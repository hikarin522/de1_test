==> flow/design.v <==
module BTN_IN (
	input CLK,
	input [2:0] nBIN,
	output reg [2:0]BOUT
);
	reg [20:0]cnt;
	wire en40hz = (cnt == 1250000 - 1);
	always @(posedge CLK)
	begin
		if (en40hz)
			cnt <= 21'b0;
		else
			cnt <= cnt + 21'b1;
	end
	reg [2:0]ff1, ff2;
	always @(posedge CLK)
	begin
		if (en40hz)
		begin
			ff2 <= ff1;
			ff1 <= nBIN;
		end
	end
	wire [2:0]temp = ~ff1 & ff2 & {3{en40hz}};
	always @(posedge CLK)
	begin
		BOUT <= temp;
	end
endmodule
module seg7dec(
	input CLOCK_50,
	input [2:0]KEY,
	output reg [6:0]HEX0
);
	wire reset, douwn, up;
	BTN_IN BTN_IN(CLOCK_50, KEY, {reset, down, up});
	reg [3:0]udcnt;
	always @(posedge CLOCK_50)
	begin
		if (reset)
			udcnt <= 4'h0;
		else if (up)
			udcnt <= udcnt + 4'h1;
		else if (down)
			udcnt <= udcnt - 4'h1;
	end
	always @*
	begin
		case (udcnt)
		4'h0:
			HEX0 = 7'b1000000;
		4'h1:
			HEX0 = 7'b1111001;
		4'h2:
			HEX0 = 7'b0100100;
		4'h3:
			HEX0 = 7'b0110000;
		4'h4:
			HEX0 = 7'b0011001;
		4'h5:
			HEX0 = 7'b0010010;
		4'h6:
			HEX0 = 7'b0000010;
		4'h7:
			HEX0 = 7'b1011000;
		4'h8:
			HEX0 = 7'b0000000;
		4'h9:
			HEX0 = 7'b0010000;
		4'ha:
			HEX0 = 7'b0001000;
		4'hb:
			HEX0 = 7'b0000011;
		4'hc:
			HEX0 = 7'b1000110;
		4'hd:
			HEX0 = 7'b0100001;
		4'he:
			HEX0 = 7'b0000110;
		4'hf:
			HEX0 = 7'b0001110;
		default:
			HEX0 = 7'bxxxxxxx;
		endcase
	end
endmodule
* Step by step through the tools: seg7dec
What the tools print for seg7dec, step after step.
Line numbers count from 1 in the design file above.
Library cell names are shortened.
A cell with n/a has no value.
- Top module :: seg7dec
- Clock :: CLOCK_50
- Standard-cell library :: sky130hd
- Library corner :: tt_025C_1v80

* After elaboration
Source: Yosys, flattened and elaborated, memories not mapped. Widths are those after wreduce. Print and check cells do not count. Equal cells are merged and count once.
Yosys's memory passes give these memory sizes; they may raise the number of words (mostly to a power of two), join words into wider ones and drop unused or constant bits.
- Register bits after elaboration :: 34
- ROM bits :: 112
- Word width x clocked read ports :: 7
- Memories :: 1
- Bits of input ports :: 4
- Output and inout port bits :: 7
- Cells after elaboration :: 18
** Memory list
- (name not given) :: depth 16, width 7, rd ports 1, write ports 0, line 49 : case (udcnt)
- $add $sub $neg :: 3
- Eq/ne operators :: 1
- Mux-type cells :: 4
- Bitwise logic cells :: 3
- Reductions and logical operators :: 1
** Operators with widths (number)
- 21-bit by 1-bit adder with 21-bit output with constant B :: 1
- 21-bit equality test with constant B :: 1
- 4-bit two-way mux :: 4
- 3-bit bitwise AND :: 2
- 4-bit by 1-bit adder with 4-bit output with constant B :: 1
- 4-bit by 1-bit subtractor with 4-bit output with constant B :: 1
- 3-bit NOT :: 1
- 2-bit nonzero test :: 1

* Logic depth
Longest topological path by Yosys (ltp), each cell counted once; first at word level (registers and memories cut), then after technology mapping (sequential cells cut; the memories' decode and read muxes count).
- Depth in word-level cells :: 5
- ABC_AREA :: 0
- Mapped depth :: 10
- Mapped depth without buffers :: 10

* Synthesis result
Yosys stat after the flow's synthesis: flattened, memories mapped to cells. It holds for the ABC_AREA given above (unset counts as 0); a run with the other value may have another netlist.
The area totals of this step are shown rounded.
- Mapped cells :: 177
- Mapped area :: 1880 µm²
- Sequential part of the area :: 881 µm²
- Flip-flops :: 41
- Buffer cells :: 4
** Cell types
- dfxtp_1 :: number 35, total area 700.672 µm²
- edfxtp_1 :: number 6, total area 180.173 µm²
- ha_1 :: number 9, total area 112.608 µm²
- xnor2_1 :: number 12, total area 105.101 µm²
- nor2_1 :: number 19, total area 71.318 µm²
- xor2_1 :: number 7, total area 61.309 µm²
- nand3_1 :: number 10, total area 50.048 µm²
- nand2_1 :: number 11, total area 41.29 µm²
- mux2i_1 :: number 4, total area 40.038 µm²
- nand2b_1 :: number 5, total area 31.28 µm²
- inv_1 :: number 8, total area 30.029 µm²
- and3b_1 :: number 3, total area 26.275 µm²
- o32ai_1 :: number 3, total area 26.275 µm²
- a211oi_1 :: number 3, total area 22.522 µm²
- mux2_2 :: number 2, total area 22.522 µm²
- mux4_2 :: number 1, total area 22.522 µm²
- or4_4 :: number 2, total area 22.522 µm²
- nand4_4 :: number 1, total area 21.27 µm²
Not listed: further types 27, cells in them 36.
By module: a second synthesis without flattening, with its own total; a netlist apart from the flattened one above.
- Cells (unflattened synthesis) :: 188
- Area total of the unflattened synthesis :: 2010 µm²
Rows give one instance, submodules left out.
** Modules
- BTN_IN :: times used 1, cells 116, area 1270 µm², seq. area 661 µm²
- seg7dec :: times used 1, cells 72, area 737 µm², seq. area 220 µm²

* Path before layout
Source: OpenSTA report_checks on the synthesized netlist (no wires, ideal clock, input and output delay 20% of the period each), path of least setup slack; recovery checks are left aside. Register names are those of the netlist, which keeps one name where synthesis merged equal registers.
- Path type :: reg2reg
- Start :: register BTN_IN.BOUT[0]
- End :: register (name not given)
- Period :: 2730 ps
- Setup time :: 134 ps
- Launch time at the first pin :: 0 ps
- Arrival :: 2295 ps
- Required time :: 2596 ps
- Setup slack :: 300 ps
- Delay of the path :: 2429 ps
- Driving pins on the path :: 7
- Path buffers :: 0
- Synthesis period reached :: 2430 ps
"delay of the path" is the arrival time less input delay plus setup time.
"driving pins on the path": output pins that drive a net of the path, with the launching flip-flop's if there is one; two outputs of one cell count as two.
"synthesis period reached" = period - worst setup slack (recovery checks aside). The figure is calculated, with input and output delays left at 20% of the set period.
Between the ends stands the longest chain of elaborated cells between them, by number of cells; it is not shown to be the way that was timed. Of several equally long chains one is given.
A line is the first line of the expression or statement that the cell stems from. Yosys adds cells for indexed reads and writes and turns some case tables into memories.
- Cells stage by stage :: dfxtp_1 > fa_1 > nor2b_1 > a211oi_1 > inv_1 > ha_1 > mux4_2
- Cells in the longest elaborated chain :: 3
- Elaborated cells on any way between the ends :: 4
- Source lines of those cells :: 1
- Those cells by class :: mux: 3; reduce/logical: 1
** RTL lines, path after synthesis
- start, declared :: line 4 : output reg [2:0]BOUT
- start, assigned :: line 27 : BOUT <= temp;
- 4-bit two-way mux :: line 42 : else if (up)
- 4-bit two-way mux x2

* Timing after layout
Path of least setup slack in the final report of flow run A (OpenROAD, finished layout, wires in). Where an end is a register, its clock arrival counts in the times.
The path's times are printed in steps of 10 ps; the period is the one set.
- Path type :: reg2reg
- Start :: register BTN_IN.BOUT[0]
- End :: register (name not given)
- Period :: 4280 ps
- Setup time :: 110 ps
- Launch time at the first pin :: 330 ps
- Arrival :: 2920 ps
- Required time :: 4500 ps
- Setup slack :: 1580 ps
- Driving pins on the path :: 7
- Path buffers :: 0
Between the ends stands the longest chain of elaborated cells between them, by number of cells; it is not shown to be the way that was timed. Of several equally long chains one is given.
- Cells stage by stage :: dfxtp_1 > fa_1 > nor2b_1 > a211oi_1 > inv_1 > ha_1 > mux4_2
- Cells in the longest elaborated chain :: 3
- Elaborated cells on any way between the ends :: 4
- Source lines of those cells :: 1
- Those cells by class :: mux: 3; reduce/logical: 1
** RTL lines, path post-layout
- start, declared :: line 4 : output reg [2:0]BOUT
- start, assigned :: line 27 : BOUT <= temp;
- 4-bit two-way mux :: line 42 : else if (up)
- 4-bit two-way mux x2

Data sheet: physical implementation of seg7dec

Top module seg7dec; platform sky130hd; tools Yosys and OpenROAD; 2 stored runs in no particular order. Input and output delays are each 20% of the period that was set; the output load is 0.01 pF.
"critical path time" means the part of the period allowed to the worst setup path (the constraints hold back 20% at inputs and 20% at outputs) less its slack; where the path has registers, the arrival times of their clocks count too.
"power": no workload was simulated; the value follows from the tool's default switching activity.
"critical path time" is given in steps of 10 ps.
The measured numbers are rounded.

** Flow run A
- Settings :: period_ns=4.28; CORE_UTILIZATION=58; SETUP_SLACK_MARGIN=0.42; PLACE_DENSITY_LB_ADDON=0.02; GPL_ROUTABILITY_DRIVEN=1; CTS_CLUSTER_SIZE=49; CAP_MARGIN=20; SLEW_MARGIN=25; CORE_MARGIN=2
- Power :: 0.567 mW
- Chip area after synthesis (Yosys) :: 1,880 µm²
- Worst hold slack after layout :: 442 ps
- Critical path time :: 2,700 ps
- Worst setup path type :: reg2reg
- Post-layout utilization :: 67.7 %
- Die footprint :: 3,700 µm²
- Worst setup slack after layout :: 1,580 ps

** Flow run B
- Settings :: period_ns=3.81; CORE_UTILIZATION=43; SETUP_SLACK_MARGIN=1.11; PLACE_DENSITY=0.86; CORE_ASPECT_RATIO=0.72; CORE_MARGIN=8; CELL_PAD_IN_SITES_DETAIL_PLACEMENT=1; TNS_END_PERCENT=95; ABC_AREA=0; GPL_TIMING_DRIVEN=0; MIN_ROUTING_LAYER=met2; CAP_MARGIN=20; SLEW_MARGIN=20
- Power :: 0.788 mW
- Chip area after synthesis (Yosys) :: 1,880 µm²
- Worst hold slack after layout :: 448 ps
- Critical path time :: 2,540 ps
- Worst setup path type :: reg2reg
- Post-layout utilization :: 51.6 %
- Die footprint :: 6,760 µm²
- Worst setup slack after layout :: 1,270 ps
